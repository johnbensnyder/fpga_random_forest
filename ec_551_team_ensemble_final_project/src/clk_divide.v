==> flow/design.v <==
`timescale 1ns / 1ns
module clk_divide(
    input clk,
	 input rst,
	 output clk_uart,
	 output clk_sampling
    );
	parameter CLK_RATE = 9600000;
	parameter BAUD_RATE = 19200;
	parameter SAMPLE_RATE = 10;
	wire [15:0] counter_uart_max; 
	wire [15:0] counter_sampling_max;	
	reg [16:0] counter_uart;
	reg clk_uart_internal;
	reg [16:0] counter_sampling;
	reg clk_sampling_internal;
	assign counter_uart_max = CLK_RATE/BAUD_RATE/2-1;
	assign counter_sampling_max = CLK_RATE/BAUD_RATE/SAMPLE_RATE/2-1;
	assign clk_uart = clk_uart_internal;
	assign clk_sampling = clk_sampling_internal;
	always@(posedge clk)
		begin
		if (rst == 1)
			begin
			counter_uart <= 0;
			clk_uart_internal <= 0;
			end
		else
			begin
			if (counter_uart == counter_uart_max)         
				begin
				counter_uart <= 0;
				clk_uart_internal <= ~clk_uart_internal;
				end
			else 
				counter_uart <= counter_uart+1'b1;
			end
		end
	always@(posedge clk)
		begin
		if (rst == 1)
			begin
			counter_sampling <= 0;
			clk_sampling_internal <= 0;
			end
		else
			begin
			if (counter_sampling == counter_sampling_max)		 
				begin
				counter_sampling <= 0;
				clk_sampling_internal <= ~clk_sampling_internal;
				end
			else 
				counter_sampling <= counter_sampling+1'b1;
			end
		end
endmodule
==> Step by step through the tools: clk_divide <==
The steps from the RTL of clk_divide to its reports follow in flow order.
Lines are those of the file above, counted from 1.
Operators carry their Yosys type and port widths (W data, S select, Z words).
Library cell names are shortened.
{ "inputs": {"design": "clk_divide", "clock": "clk", "lib": "sky130hd", "lib_corner": "tt_025C_1v80"} }

==> Word-level counts <==
Counts by Yosys on the flattened word-level netlist (proc, flatten, opt, wreduce; memories kept). Register bits leave out memories and registers merged into their read ports (data or address); mux counts leave out enables and synchronous resets folded into registers. Print and check cells are left out. Cells with the same type and inputs are merged into one.
{ "op_classes": {"n_addsub": 2, "n_logic": 2, "n_reduce_logical": 2, "n_eq": 2} }
{ "op_table": {"columns": ["op", "count"], "rows": [
  ["$add A17 B1 Y17 const B", 2],
  ["$eq A17 B5 Y1 const B", 1],
  ["$eq A17 B8 Y1 const B", 1],
  ["$reduce_or A2 Y1", 2],
  ["$not A1 Y1", 2]
]} }
{ "word_totals": {"elab_cells": 12, "output_inout_bits": 2, "ff_bits": 36} }

==> Logic depth <==
Yosys ltp: most cells in a row. Word level: on the elaborated netlist, between registers, memories and ports. Mapped: between sequential cells and ports; inverters and the memories' decode and read muxes count.
{ "logic_depth": {"depth_word": 2, "ABC_AREA": 1, "ltp_mapped": 10, "ltp_nobuf": 10} }

==> Mapped cells and area <==
Source: synth_stat.txt of the flow (Yosys; design flattened, memories mapped). It holds for the ABC_AREA given above (unset counts as 0); a run with the other value may have another netlist.
{ "synth_totals": {"stdcells": 293, "yosys_area_um2": 2019.4, "buffers": 2, "ffs": 36} }
{ "types": {"columns": ["cell_type", "count", "area_total_um2"], "rows": [
  ["dfxtp_1", 36, 720.691],
  ["nand2_1", 67, 251.491],
  ["nor2_1", 43, 161.405],
  ["inv_1", 40, 150.144],
  ["nor2_2", 21, 131.376],
  ["nand3_1", 17, 85.082],
  ["a21oi_1", 14, 70.067],
  ["a21oi_2", 6, 52.55],
  ["xnor2_1", 6, 52.55],
  ["ha_1", 4, 50.048],
  ["nand2_2", 8, 50.048],
  ["buf_12", 2, 40.038],
  ["nand4_1", 6, 37.536],
  ["nand2_4", 2, 22.522],
  ["nor2_4", 2, 22.522],
  ["nand3_2", 2, 20.019],
  ["o21ai_0", 4, 20.019],
  ["xor2_1", 2, 17.517]
]} }
Other cell types: 7; their cells: 11.

==> Worst setup path after synthesis <==
Path of least setup slack by OpenSTA after synthesis, without wires, with an ideal clock, recovery checks aside; 20% of the period is set as input and as output delay. Where synthesis merged equal registers, the netlist keeps one of their names.
{ "synth_path": {"path_kind": "flip-flop to flip-flop", "startpoint": "reg counter_sampling[0]", "endpoint": "reg counter_sampling[7]", "delay_ns": 1.271, "tclk_ns": 2.84, "arrival_ns": 1.156, "setup_slack_ns": 1.569, "path_stages": 11, "launch_ns": 0.000, "required_ns": 2.725, "synth_period_reached_ns": 1.271} }
"delay_ns" = arrival - input delay + setup time.
"path_stages" counts driving pins, that of a launching flip-flop among them; a cell with two outputs on the path counts twice.
"synth_period_reached_ns" is the clock period less the worst setup slack; recovery checks do not enter. This is arithmetic on one report: input and output delays are still those of the set period (20% each).
The rows between start and end are the longest chain of elaborated cells between them; the timing report does not say that the signal goes this way. Where chains are equally long, one stands for them.
A line is the first line of the expression or statement that the cell stems from. Yosys adds cells for indexed reads and writes and turns some case tables into memories.
At most two assigning lines are given for a register; there are more.
{ "synth_between": {"cell_sequence": "dfxtp_1 > inv_1 > ha_1 > inv_1 > nor2_1 > nand2_1 > nor2_1 > nand2_2 > nand2_4 > buf_12 > nor2_2", "elab_chain_cells": 2} }
{ "synth_lines": {"columns": ["item", "line_no", "source"], "rows": [
  ["from (decl)", 15, "reg [16:0] counter_sampling;"],
  ["from (assign)", 43, "counter_sampling <= 0;"],
  ["from (assign)", 54, "counter_sampling <= counter_sampling+1'b1;"],
  ["$eq A17 B5 Y1", 48, "if (counter_sampling == counter_sampling_max)"],
  ["$reduce_or A2 Y1", null, null],
  ["to (assign)", 50, "counter_sampling <= 0;"],
  ["to (assign)", 54, null],
  ["to (decl)", 15, null]
]} }

==> Timing after layout <==
From the final timing report of flow run B: the path of least setup slack in the routed layout; clock arrival at registers is part of the times.
{ "layout_path": {"path_kind": "flip-flop to flip-flop", "startpoint": "reg counter_sampling[0]", "endpoint": "reg counter_sampling[4]", "required_ns": 1.61, "tclk_ns": 1.43, "launch_ns": 0.29, "path_stages": 10, "arrival_ns": 1.53, "setup_slack_ns": 0.08} }
The rows between start and end are the longest chain of elaborated cells between them; the timing report does not say that the signal goes this way. Where chains are equally long, one stands for them.
At most two assigning lines are given for a register; there are more.
{ "layout_between": {"cell_sequence": "dfxtp_1 > inv_1 > ha_1 > inv_1 > nor2_1 > nand2_1 > nor2_2 > nand2_4 > nand2_4 > a21oi_2", "elab_chain_cells": 2} }
{ "layout_lines": {"columns": ["item", "line_no", "source"], "rows": [
  ["from (decl)", 15, "reg [16:0] counter_sampling;"],
  ["from (assign)", 43, "counter_sampling <= 0;"],
  ["from (assign)", 54, "counter_sampling <= counter_sampling+1'b1;"],
  ["$eq A17 B5 Y1", 48, "if (counter_sampling == counter_sampling_max)"],
  ["$reduce_or A2 Y1", null, null],
  ["to (assign)", 50, "counter_sampling <= 0;"],
  ["to (assign)", 54, null],
  ["to (decl)", 15, null]
]} }

Data sheet: physical implementation of clk_divide

Stored flow runs of clk_divide (2 of them; Yosys, OpenROAD, sky130hd). They differ in their settings and are not a sequence. Constraints: input delay and output delay 20% of the set period each, output load 0.01 pF.
"clock_period_reached_ns" means the clock period less the worst setup slack. The figure is calculated, with input and output delays left at 20% of the set period.
"timing.worst_path_ns" is the time allowed to the run's worst setup path (the clock period less input and output delay, where it has them) less its slack. Clock arrival times count: a late capture clock shortens it, a late launch clock lengthens it.
[
  {
    "run": "flow run A",
    "settings": { "period_ns": 1.88, "CORE_UTILIZATION": 63, "SETUP_SLACK_MARGIN": 0.16, "PLACE_DENSITY_LB_ADDON": 0.06, "CORE_MARGIN": 5, "CELL_PAD_IN_SITES_DETAIL_PLACEMENT": 2, "ABC_AREA": 1, "GPL_TIMING_DRIVEN": 1, "CTS_CLUSTER_SIZE": 68, "CAP_MARGIN": 0, "SLEW_MARGIN": 0, "MAX_ROUTING_LAYER": "met5" },
    "outcome": "stopped before the end: placement reported DPL-0033"
  },
  {
    "run": "flow run B",
    "settings": { "period_ns": 1.43, "CORE_UTILIZATION": 28, "PLACE_DENSITY_LB_ADDON": 0.16, "CELL_PAD_IN_SITES_GLOBAL_PLACEMENT": 3, "TNS_END_PERCENT": 30, "ABC_AREA": 1, "CTS_CLUSTER_DIAMETER": 318, "SLEW_MARGIN": 10, "CAP_MARGIN": 20, "CORE_MARGIN": 2 },
    "results": { "timing.worst_path_ns": 1.35, "critical_path_type": "flip-flop to flip-flop", "setup_worst_slack_ns": 0.081, "utilization_pct": 34.1, "total_negative_slack_ns": 0.000, "clock_period_reached_ns": 1.349, "dieArea_um2": 7907.7, "synthesis_area_um2": 2019.4 }
  }
]
